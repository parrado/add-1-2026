==> flow/design.v <==
module exp_adder_bias (
    input  wire [7:0] exp1,    
    input  wire [7:0] exp2,    
    output wire [7:0] exp_out  
);
    wire [8:0] sum;            
    wire [8:0] sum_minus_bias;
    assign sum = exp1 + exp2;
    assign sum_minus_bias = sum - 9'd127;
    assign exp_out = sum_minus_bias[7:0];
endmodule
module exp_normalizer (
    input  wire        msb_mult,    
    input  wire [7:0]  exp_in,      
    output wire [7:0]  exp_out      
);
    assign exp_out = msb_mult ? (exp_in + 8'd1) : exp_in;
endmodule
module fp32mult (
    input  wire [31:0] x1,
    input  wire [31:0] x2,
    input  wire        en,
    input  wire        rst,
    input  wire        clk,
    output wire [31:0] y,
    output wire        ready
);
    wire [31:0] x1_reg;
    wire [31:0] x2_reg;
    fullreg #(32) reg_x1 (.clk(clk), .rst(rst), .en(en), .d(x1), .q(x1_reg));
    fullreg #(32) reg_x2 (.clk(clk), .rst(rst), .en(en), .d(x2), .q(x2_reg));
    wire sign1 = x1_reg[31];
    wire sign2 = x2_reg[31];
    wire [7:0] exp1 = x1_reg[30:23];
    wire [7:0] exp2 = x2_reg[30:23];
    wire [23:0] mant1 = {1'b1, x1_reg[22:0]};  
    wire [23:0] mant2 = {1'b1, x2_reg[22:0]};
    wire sign_result = sign1 ^ sign2;
    wire [7:0] exp_sum;
      wire en_d1;
    wire en_d2;
    exp_adder_bias exp_add_inst (
        .exp1(exp1),
        .exp2(exp2),
        .exp_out(exp_sum)
    );
    wire [47:0] mant_product;
    mult24 mult_inst (
        .a(mant1),
        .b(mant2),
        .p(mant_product)
    );
    wire [7:0] exp_norm;
    exp_normalizer exp_norm_inst (
        .msb_mult(mant_product[47]),
        .exp_in(exp_sum),
        .exp_out(exp_norm)
    );
    wire [23:0] mant_norm;
    mantissa_normalizer mant_norm_inst (
        .mult_out(mant_product),
        .mant_out(mant_norm)
    );
    wire [31:0] result_comb;
    assign result_comb = {sign_result, exp_norm, mant_norm[22:0]};
    fullreg #(32) reg_out (
        .clk(clk),
        .rst(rst),
        .en(en_d1),
        .d(result_comb),
        .q(y)
    );
    fullreg #(1) reg_en_stage1 (
        .clk(clk),
        .rst(rst),
        .en(1'b1),
        .d(en),
        .q(en_d1)
    );
    fullreg #(1) reg_en_stage2 (
        .clk(clk),
        .rst(rst),
        .en(1'b1),
        .d(en_d1),
        .q(en_d2)
    );
    assign ready = en_d2;
endmodule
module fullreg #(  parameter N = 16 )(
    input [N-1:0] d,
    output reg [N-1:0] q,
    input clk,
    input en,
    input clr,  
    input rst   
    );
always @(posedge clk,posedge rst) begin
    if(rst)
        q<=0;
    else    
    if(en==1)begin
        if(clr)
            q<=0;
        else
            q<=d;
    end
end
endmodule
module mantissa_normalizer (
    input  wire [47:0] mult_out,    
    output wire [23:0] mant_out     
);
    assign mant_out = mult_out[47] ? 
                      mult_out[47:24] : 
                      mult_out[46:23];
endmodule
module mult24 (
    input  wire [23:0] a,    
    input  wire [23:0] b,    
    output wire [47:0] p     
);
    assign p = $unsigned(a) * $unsigned(b);
endmodule
## Step by step through the tools: fp32mult

What the tools print for fp32mult, step after step.
Line numbers count from 1 in the design file above.
Cell names lack the library's common part.
A cell with - has no value.

| inputs | value |
|---|---|
| design top | fp32mult |
| clock input | clk |
| library | sky130hd |
| timing corner | tt_025C_1v80 |

## After elaboration

Yosys after proc, flatten, opt, wreduce and memory -nomap, before mapping. Enables and synchronous resets that opt folds into registers are not counted as muxes. Memory bits, and registers merged into a memory's read port (data or address), are not among the register bits. Print and check cells are not counted. Equal cells are merged and count once.

| storage and ports | value |
|---|---|
| bits in writable memories | 0 |
| elaborated cells | 17 |
| ROM bits | 0 |
| bits in latches | 0 |
| clocked read ports x word width | 0 |
| memories kept | 0 |
| output and inout port bits | 33 |
| bits in registers | 98 |
| input bits | 67 |

| operators by class | value |
|---|---|
| muxes and demuxes | 7 |
| bitwise operators | 1 |
| equality and inequality tests | 0 |
| $mul | 1 |
| magnitude comparators | 0 |
| shift operators | 0 |
| reduce/logical cells | 0 |
| divide/modulo/power cells | 0 |
| add/sub/neg operators | 3 |

Operators with widths:

| operator | count |
|---|---|
| 24-bit by 24-bit multiplier with 48-bit output | 1 |
| 32-bit two-way mux | 3 |
| 23-bit two-way mux | 1 |
| 8-bit by 1-bit adder with 8-bit output (second input constant) | 1 |
| 8-bit by 7-bit subtractor with 8-bit output (second input constant) | 1 |
| 8-bit adder | 1 |
| 8-bit two-way mux | 1 |
| 1-bit two-way mux | 2 |
| 1-bit bitwise XOR | 1 |

## Logic depth

Yosys ltp: most cells in a row. Word level: on the elaborated netlist, between registers, memories and ports. Mapped: between sequential cells and ports; inverters and the memories' decode and read muxes count.

| logic depth | value |
|---|---|
| depth after elaboration | 5 |
| ABC_AREA | 0 |
| depth in mapped cells | 28 |
| mapped depth without buffers | 25 |

## Mapped cells and area

Source: synth_stat.txt of the flow (Yosys; design flattened, memories mapped). It holds for the ABC_AREA given above (unset counts as 0); a run with the other value may have another netlist.
The area totals of this step are shown rounded.

| mapped netlist | value |
|---|---|
| mapped cells | 2454 |
| sequential part of the area | 2500 µm² |
| chip area (Yosys) | 23000 µm² |
| flip-flops | 98 |
| buffers | 117 |

Cells by type:

| cell | count |
|---|---|
| fa_1 | 482 |
| dfrtp_1 | 98 |
| ha_1 | 183 |
| inv_1 | 604 |
| and2_1 | 241 |
| nand2_1 | 312 |
| mux2_2 | 47 |
| clkbuf_1 | 110 |
| a21oi_1 | 61 |
| nor2_1 | 67 |
| o21ai_0 | 44 |
| xnor2_1 | 21 |
| xor2_1 | 14 |
| a21o_1 | 16 |
| mux2i_1 | 11 |
| a31oi_1 | 11 |
| nor3_1 | 12 |
| o21bai_1 | 7 |

Other cell types: 54; their cells: 113.
The figures by module come from a second, unflattened synthesis with its own total; it is not the netlist above.

| unflattened totals | value |
|---|---|
| cells (unflattened synthesis) | 2504 |
| area (unflattened synthesis) | 24000 µm² |

Rows give one instance, submodules left out.

Modules:

| module | area (µm²) | times used | cells | sequential area (µm²) |
|---|---|---|---|---|
| mult24 | 19000 | 1 | 2181 | 0.0 |
| fullreg (N=32) | 1200 | 3 | 74 | 800 |
| mantissa_normalizer | 390 | 1 | 27 | 0.0 |
| exp_adder_bias | 370 | 1 | 44 | 0.0 |
| exp_normalizer | 140 | 1 | 18 | 0.0 |
| fullreg (N=1) | 43 | 2 | 5 | 25 |
| fp32mult | 13 | 1 | 2 | 0.0 |

## Path before layout

OpenSTA on the mapped netlist: ideal clock, no wires. The path of least setup slack (recovery checks aside). Input and output delay are each 20% of the period. Register names are those of the netlist, which keeps one name where synthesis merged equal registers.

| path after synthesis | value |
|---|---|
| path kind | register to register |
| start point | register reg_x2.q[12] |
| end point | register reg_out.q[20] |
| slack | -0.101 ns |
| setup time | 0.087 ns |
| stages | 26 |
| path delay | 6.901 ns |
| period | 6.8 ns |
| data required time | 6.713 ns |
| buffers on the path | 2 |
| data arrival time | 6.814 ns |
| synthesis period reached | 6.901 ns |

"path delay" is the arrival time less input delay plus setup time.
"stages": output pins that drive a net of the path, with the launching flip-flop's if there is one; two outputs of one cell count as two.
"synthesis period reached" is the clock period less the worst setup slack; recovery checks do not enter. This is arithmetic on one report: input and output delays are still those of the set period (20% each).
The rows between start and end are the longest chain of elaborated cells between them; the timing report does not say that the signal goes this way. Where chains are equally long, one stands for them.
A line is the first line of the expression or statement that the cell stems from. Yosys adds cells for indexed reads and writes and turns some case tables into memories.
At most two assigning lines are given for a register; there are more.

| on the way, after synthesis | value |
|---|---|
| cells stage by stage | dfrtp_1 > clkbuf_1 > clkbuf_1 > nand2_1 > fa_1 > inv_1 > fa_1 > inv_1 > fa_1 > inv_1 > fa_1 > fa_1 > fa_1 > inv_1 > fa_1 > inv_1 > ha_1 > a21o_1 > a21o_1 > a21oi_1 > o21ai_1 > a211o_1 > a2111o_1 > a2111oi_4 > o311ai_1 > o211ai_1 |
| cells in the longest elaborated chain | 3 |
| elaborated cells on any way between the ends | 3 |

RTL lines, path after synthesis:

| element | line | text |
|---|---|---|
| from (decl) | 91 | `output reg [N-1:0] q,` |
| from (assign) | 99 | `q<=0;` |
| from (assign) | 105 | `q<=d;` |
| 24-bit by 24-bit multiplier with 48-bit output | 122 | `assign p = $unsigned(a) * $unsigned(b);` |
| 23-bit two-way mux | 113 | `assign mant_out = mult_out[47] ?` |
| 32-bit two-way mux | 102 | `if(clr)` |
| to (assign) | 103 | `q<=0;` |
| to (assign) | 105 |  |
| to (decl) | 91 |  |

## Worst path after layout

Path of least setup slack in the final report of flow run 1 (OpenROAD, finished layout, wires in). Where an end is a register, its clock arrival counts in the times.

| path post-layout | value |
|---|---|
| path kind | register to register |
| start point | register reg_x2.q[8] |
| end point | register reg_out.q[10] |
| setup time | 0.11 ns |
| slack | 5.74 ns |
| buffers on the path | 0 |
| period | 14.2 ns |
| data required time | 14.45 ns |
| stages | 26 |
| data arrival time | 8.70 ns |

The rows between start and end are the longest chain of elaborated cells between them; the timing report does not say that the signal goes this way. Where chains are equally long, one stands for them.
At most two assigning lines are given for a register; there are more.

| on the way, post-layout | value |
|---|---|
| cells stage by stage | dfrtp_1 > clkinv_1 > nor2_1 > fa_1 > fa_1 > inv_1 > fa_1 > inv_1 > fa_1 > inv_1 > fa_1 > inv_1 > fa_1 > inv_1 > fa_1 > inv_1 > ha_1 > a21oi_1 > o21ai_0 > a21oi_1 > o21bai_1 > o2111a_2 > or3_4 > nand2_2 > a21oi_1 > a32o_1 |
| cells in the longest elaborated chain | 3 |
| elaborated cells on any way between the ends | 3 |

RTL lines, path post-layout:

| element | line | text |
|---|---|---|
| from (decl) | 91 | `output reg [N-1:0] q,` |
| from (assign) | 99 | `q<=0;` |
| from (assign) | 105 | `q<=d;` |
| 24-bit by 24-bit multiplier with 48-bit output | 122 | `assign p = $unsigned(a) * $unsigned(b);` |
| 23-bit two-way mux | 113 | `assign mant_out = mult_out[47] ?` |
| 32-bit two-way mux | 102 | `if(clr)` |
| to (assign) | 103 | `q<=0;` |
| to (assign) | 105 |  |
| to (decl) | 91 |  |

## Implementation results

Record of 2 stored runs of the RTL-to-layout flow on fp32mult, platform sky130hd. The runs are unordered. Constraints: input delay and output delay 20% of the set period each, output load 0.01 pF.
"period reached": clock period set for the run, less the worst setup slack. It is reckoned from that one timing run; input and output delays stay at 20% of the period that was set.
"time of the worst setup path" = time allowed to the worst setup path (clock period - input delay - output delay, where it has them) - its slack; a late launch clock adds to it, a late capture clock takes from it.
Results are given in rounded form.

#### Flow run 1

| setting | value |
|---|---|
| period_ns | `14.2` |
| CORE_UTILIZATION | `66` |
| PLACE_DENSITY_LB_ADDON | `0.25` |
| CORE_MARGIN | `6` |
| CELL_PAD_IN_SITES_GLOBAL_PLACEMENT | `1` |
| TNS_END_PERCENT | `95` |
| GPL_TIMING_DRIVEN | `1` |
| CTS_CLUSTER_SIZE | `100` |
| CTS_CLUSTER_DIAMETER | `172` |
| CAP_MARGIN | `20` |
| SLEW_MARGIN | `20` |

| result | value |
|---|---|
| lowest setup slack | 5.7 ns |
| setup total negative slack | 0.000 ns |
| utilization after routing | 72% |
| period reached | 8.455 ns |
| standard-cell area of the final layout | 24000 µm² |
| die area | 39000 µm² |
| Yosys chip area after synthesis | 23000 µm² |
| time of the worst setup path | 8.46 ns |
| worst setup path kind | register to register |
| worst hold slack | 0.51 ns |

#### Flow run 2

| setting | value |
|---|---|
| period_ns | `10.0` |
| CORE_UTILIZATION | `48` |
| CORE_ASPECT_RATIO | `1.64` |
| CORE_MARGIN | `4` |
| TNS_END_PERCENT | `30` |
| GPL_ROUTABILITY_DRIVEN | `0` |
| CTS_CLUSTER_SIZE | `20` |
| CAP_MARGIN | `20` |
| MAX_ROUTING_LAYER | `met4` |
| SLEW_MARGIN | `20` |

| result | value |
|---|---|
| lowest setup slack | 1.6 ns |
| setup total negative slack | 0.000 ns |
| utilization after routing | 53% |
| period reached | 8.367 ns |
| standard-cell area of the final layout | 25000 µm² |
| die area | 51000 µm² |
| Yosys chip area after synthesis | 23000 µm² |
| time of the worst setup path | 8.37 ns |
| worst setup path kind | register to register |
| worst hold slack | 0.52 ns |
